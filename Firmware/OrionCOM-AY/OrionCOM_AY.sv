==> flow/design.v <==
module OrionCOM_AY (
	input wire clk,			 
	input wire reset_n,		 
	input wire iorq_n,		 
	input wire m1_n,			 
	input wire wr_n,			 
	input wire rd_n,			 
	input wire wait_n,		 
	input wire [9:0] a,		 
	input wire rdy1,			 
	input wire rdy2,			 
	output wire cs_vi_n,		 
	output wire cs_vv1_n,	 
	output wire cs_vv2_n,	 
	output wire bdir,			 
	output wire bc1,			 
	output wire w1,			 
	output wire clk1,  		 
	output wire clk2,  		 
	output wire reset,		 
	output wire irq3,			 
	output wire irq4,			 
	output wire debug
);
	wire sel3x;
	wire cs_ay_opro;
	wire cs_ay_lb;
	wire cs_ay_ff;
	wire cs_ay_bf;
	wire cs_ay_3f;
	wire cs_ay_3e;
	wire cs_ay_0;
	wire cs_ay_1;
	assign reset = !reset_n;
	assign irq3 = !rdy1;
	assign irq4 = !rdy2;
	assign w1 = wait_n | wr_n;
	assign sel3x = (a[7:4] == 4'b0011) && !iorq_n;
	assign cs_vv1_n = !(sel3x & !a[3] & !a[2]);
	assign cs_vv2_n = !(sel3x & !a[3] & a[2]);
	assign cs_vi_n  = !(sel3x & a[3] & !a[2]);
	assign cs_ay_opro  = sel3x & a[2] & a[3];
	assign cs_ay_3f = cs_ay_opro & a[0];
	assign cs_ay_3e = cs_ay_opro & !a[0];
	assign cs_ay_lb =  (a[7:0] == 8'hFD) ? (m1_n & !iorq_n) : 1'b0;
	assign cs_ay_bf = a[9] & !a[8] & cs_ay_lb;
	assign cs_ay_ff = a[9] & a[8] & cs_ay_lb;
	assign cs_ay_0 = cs_ay_bf || cs_ay_3e;
	assign cs_ay_1 = cs_ay_ff || cs_ay_3f;
	assign bc1 = cs_ay_1 & (!rd_n | !wr_n);
   assign bdir = (cs_ay_0 || cs_ay_1) & !wr_n;
	AyClkDiv ayClkDiv( .clk(clk), .reset_n(reset_n), .clk_out(clk2) );
	ViClkDiv viClkDiv( .clk(clk), .reset_n(reset_n), .clk_out(clk1) );
	assign debug = clk2;			
endmodule
module ViClkDiv(
	input clk,
	input reset_n,
	output clk_out
);
	reg [1:0] div1;
	assign clk_out = div1[1];
	always @ (posedge clk, negedge reset_n)
		if (!reset_n) div1 <= 2'b00;
		else div1 <= div1 + 1'b1;
endmodule
module AyClkDiv(
	input clk,
	input reset_n,
	output clk_out
);
	localparam N = 9;
	localparam C = 8'd179;
	reg [N:0] sum;
	assign clk_out = sum[N];
	always_ff @ (posedge clk, negedge reset_n)
		if (!reset_n) sum <= 0;		
		else sum <= sum + C;
endmodule
From RTL to reports: OrionCOM_AY

The steps from the RTL of OrionCOM_AY to its reports follow in flow order.
Lines are those of the file above, counted from 1.
Cell names lack the library's common part.
The mark -- stands for no value.

Top: OrionCOM_AY
Clock port: clk
Library: sky130hd
Timing corner: tt_025C_1v80

Word level

Counts by Yosys on the flattened word-level netlist (proc, flatten, opt, wreduce; memories kept). Register bits leave out memories and registers merged into their read ports (data or address); mux counts leave out enables and synchronous resets folded into registers. Print and check cells are left out. Cells with the same type and inputs are merged into one.

Flip-flop bits (word level): 12
Input port bits: 19
Elaborated cells: 42

Add/sub/neg operators: 2
Eq/ne operators: 2
Multiplexer cells: 1
Bitwise gates (word level): 18
Reduce/logical cells: 17

Operators by type and width:

| operator                                             | number |
| AND 1 bit                                            | 16 |
| logical NOT 1 bit                                    | 13 |
| adder 10 x 8 -> 10 bit (second input constant)       | 1 |
| equality test 8 bit (second input constant)          | 1 |
| equality test 4 x 2 -> 1 bit (second input constant) | 1 |
| logical OR 1 bit                                     | 3 |
| OR 1 bit                                             | 2 |
| adder 2 x 1 -> 2 bit (second input constant)         | 1 |
| logical AND 1 bit                                    | 1 |
| 2-to-1 mux 1 bit                                     | 1 |

Depth

Yosys ltp: most cells in a row. Word level: on the elaborated netlist, between registers, memories and ports. Mapped: between sequential cells and ports; inverters and the memories' decode and read muxes count.

Depth after elaboration: 8
ABC_AREA: 1
Gate-level depth with buffers: 8
Mapped depth without buffers: 8

Synthesis result

The flow's flattened synthesis, as Yosys stat reports it; memories are mapped. The netlist is that of the ABC_AREA named above (0 if unset); the other value can give another one.
The area totals of this step are shown rounded.

Cell types:

| cell type | number |
| dfrtp_1   | 12 |
| nand2_1   | 22 |
| inv_1     | 21 |
| xor2_1    | 5 |
| nand3_1   | 7 |
| nor2_1    | 9 |
| nand3_2   | 3 |
| nand4_1   | 3 |
| nor3b_1   | 2 |
| o21ai_0   | 3 |
| ha_1      | 1 |
| a21oi_1   | 2 |
| xnor2_1   | 1 |
| buf_4     | 1 |
| nand3b_1  | 1 |
| nand2_2   | 1 |
| nor2_2    | 1 |
| nor4_1    | 1 |

Not listed: further types 4, cells in them 4.

Mapped cells: 100
Cell area after synthesis: 0.000738 mm2
Mapped flip-flops: 12
Buffers: 1

Timing after synthesis

OpenSTA on the mapped netlist: ideal clock, no wires. The path of least setup slack (recovery checks aside). Input and output delay are each 20% of the period. Register names are those of the netlist, which keeps one name where synthesis merged equal registers.

Kind: reg2reg
Start point: reg ayClkDiv.sum[0]
End point: reg ayClkDiv.sum[8]
Period: 1.37 ns
Library setup time: 0.117 ns
Launch time at the first pin: 0.000 ns
Arrival time: 1.038 ns
Slack: 0.216 ns
Delay of the path: 1.155 ns
Stages on the path: 8
Period reached after synthesis: 1.154 ns

"delay of the path" = arrival - input delay + setup time.
"stages on the path" counts driving pins, that of a launching flip-flop among them; a cell with two outputs on the path counts twice.
"period reached after synthesis" = period - worst setup slack (recovery checks aside). The figure is calculated, with input and output delays left at 20% of the set period.
Between the ends stands the longest chain of elaborated cells between them, by number of cells; it is not shown to be the way that was timed. Of several equally long chains one is given.
Each line given opens the expression or statement behind the cell; cells for indexed reads and writes are added by Yosys, which also makes memories of some case tables.

Path through: dfrtp_1 > inv_1 > ha_1 > nand3b_1 > nand3_2 > nand2_2 > nand3_1 > nand2_1
Cells in the longest elaborated chain: 1

Ends and longest elaborated chain, after synthesis:

| item                   | RTL line | RTL |
| start, declared        | 74       | `reg [N:0] sum;` |
| start, assigned        | 77       | `if (!reset_n) sum <= 0;` |
| start, assigned        | 78       | `else sum <= sum + C;` |
| adder 10 x 8 -> 10 bit | 78       |  |
| end, assigned          | 77       |  |
| end, assigned          | 78       |  |
| end, declared          | 74       |  |

Record of 2 stored runs of the RTL-to-layout flow on OrionCOM_AY, platform sky130hd. The runs are unordered. Constraints: input delay and output delay 20% of the set period each, output load 0.01 pF.
Among the settings, -- means not set for that run.

| name                               | record 1 | record 2 |
| period_ns                          | 2.28     | 1.1      |
| CORE_UTILIZATION                   | 36       | 44       |
| CORE_ASPECT_RATIO                  | 1.3      | 0.96     |
| CELL_PAD_IN_SITES_GLOBAL_PLACEMENT | 3        | 2        |
| TNS_END_PERCENT                    | 65       | 20       |
| ABC_AREA                           | 1        | --       |
| MIN_ROUTING_LAYER                  | met1     | --       |
| MAX_ROUTING_LAYER                  | met4     | met5     |
| CAP_MARGIN                         | 20       | 20       |
| CORE_MARGIN                        | 2        | 2        |
| SLEW_MARGIN                        | 20       | 20       |
| SETUP_SLACK_MARGIN                 | --       | 0.18     |
| PLACE_DENSITY                      | --       | 0.59     |
| HOLD_SLACK_MARGIN                  | --       | 0.15     |
| GPL_ROUTABILITY_DRIVEN             | --       | 0        |
| CTS_CLUSTER_SIZE                   | --       | 32       |
| CTS_CLUSTER_DIAMETER               | --       | 368      |

Record 1: no final report: placement broke off with GPL-0301
Record 2: no final report: placement broke off with GPL-0301
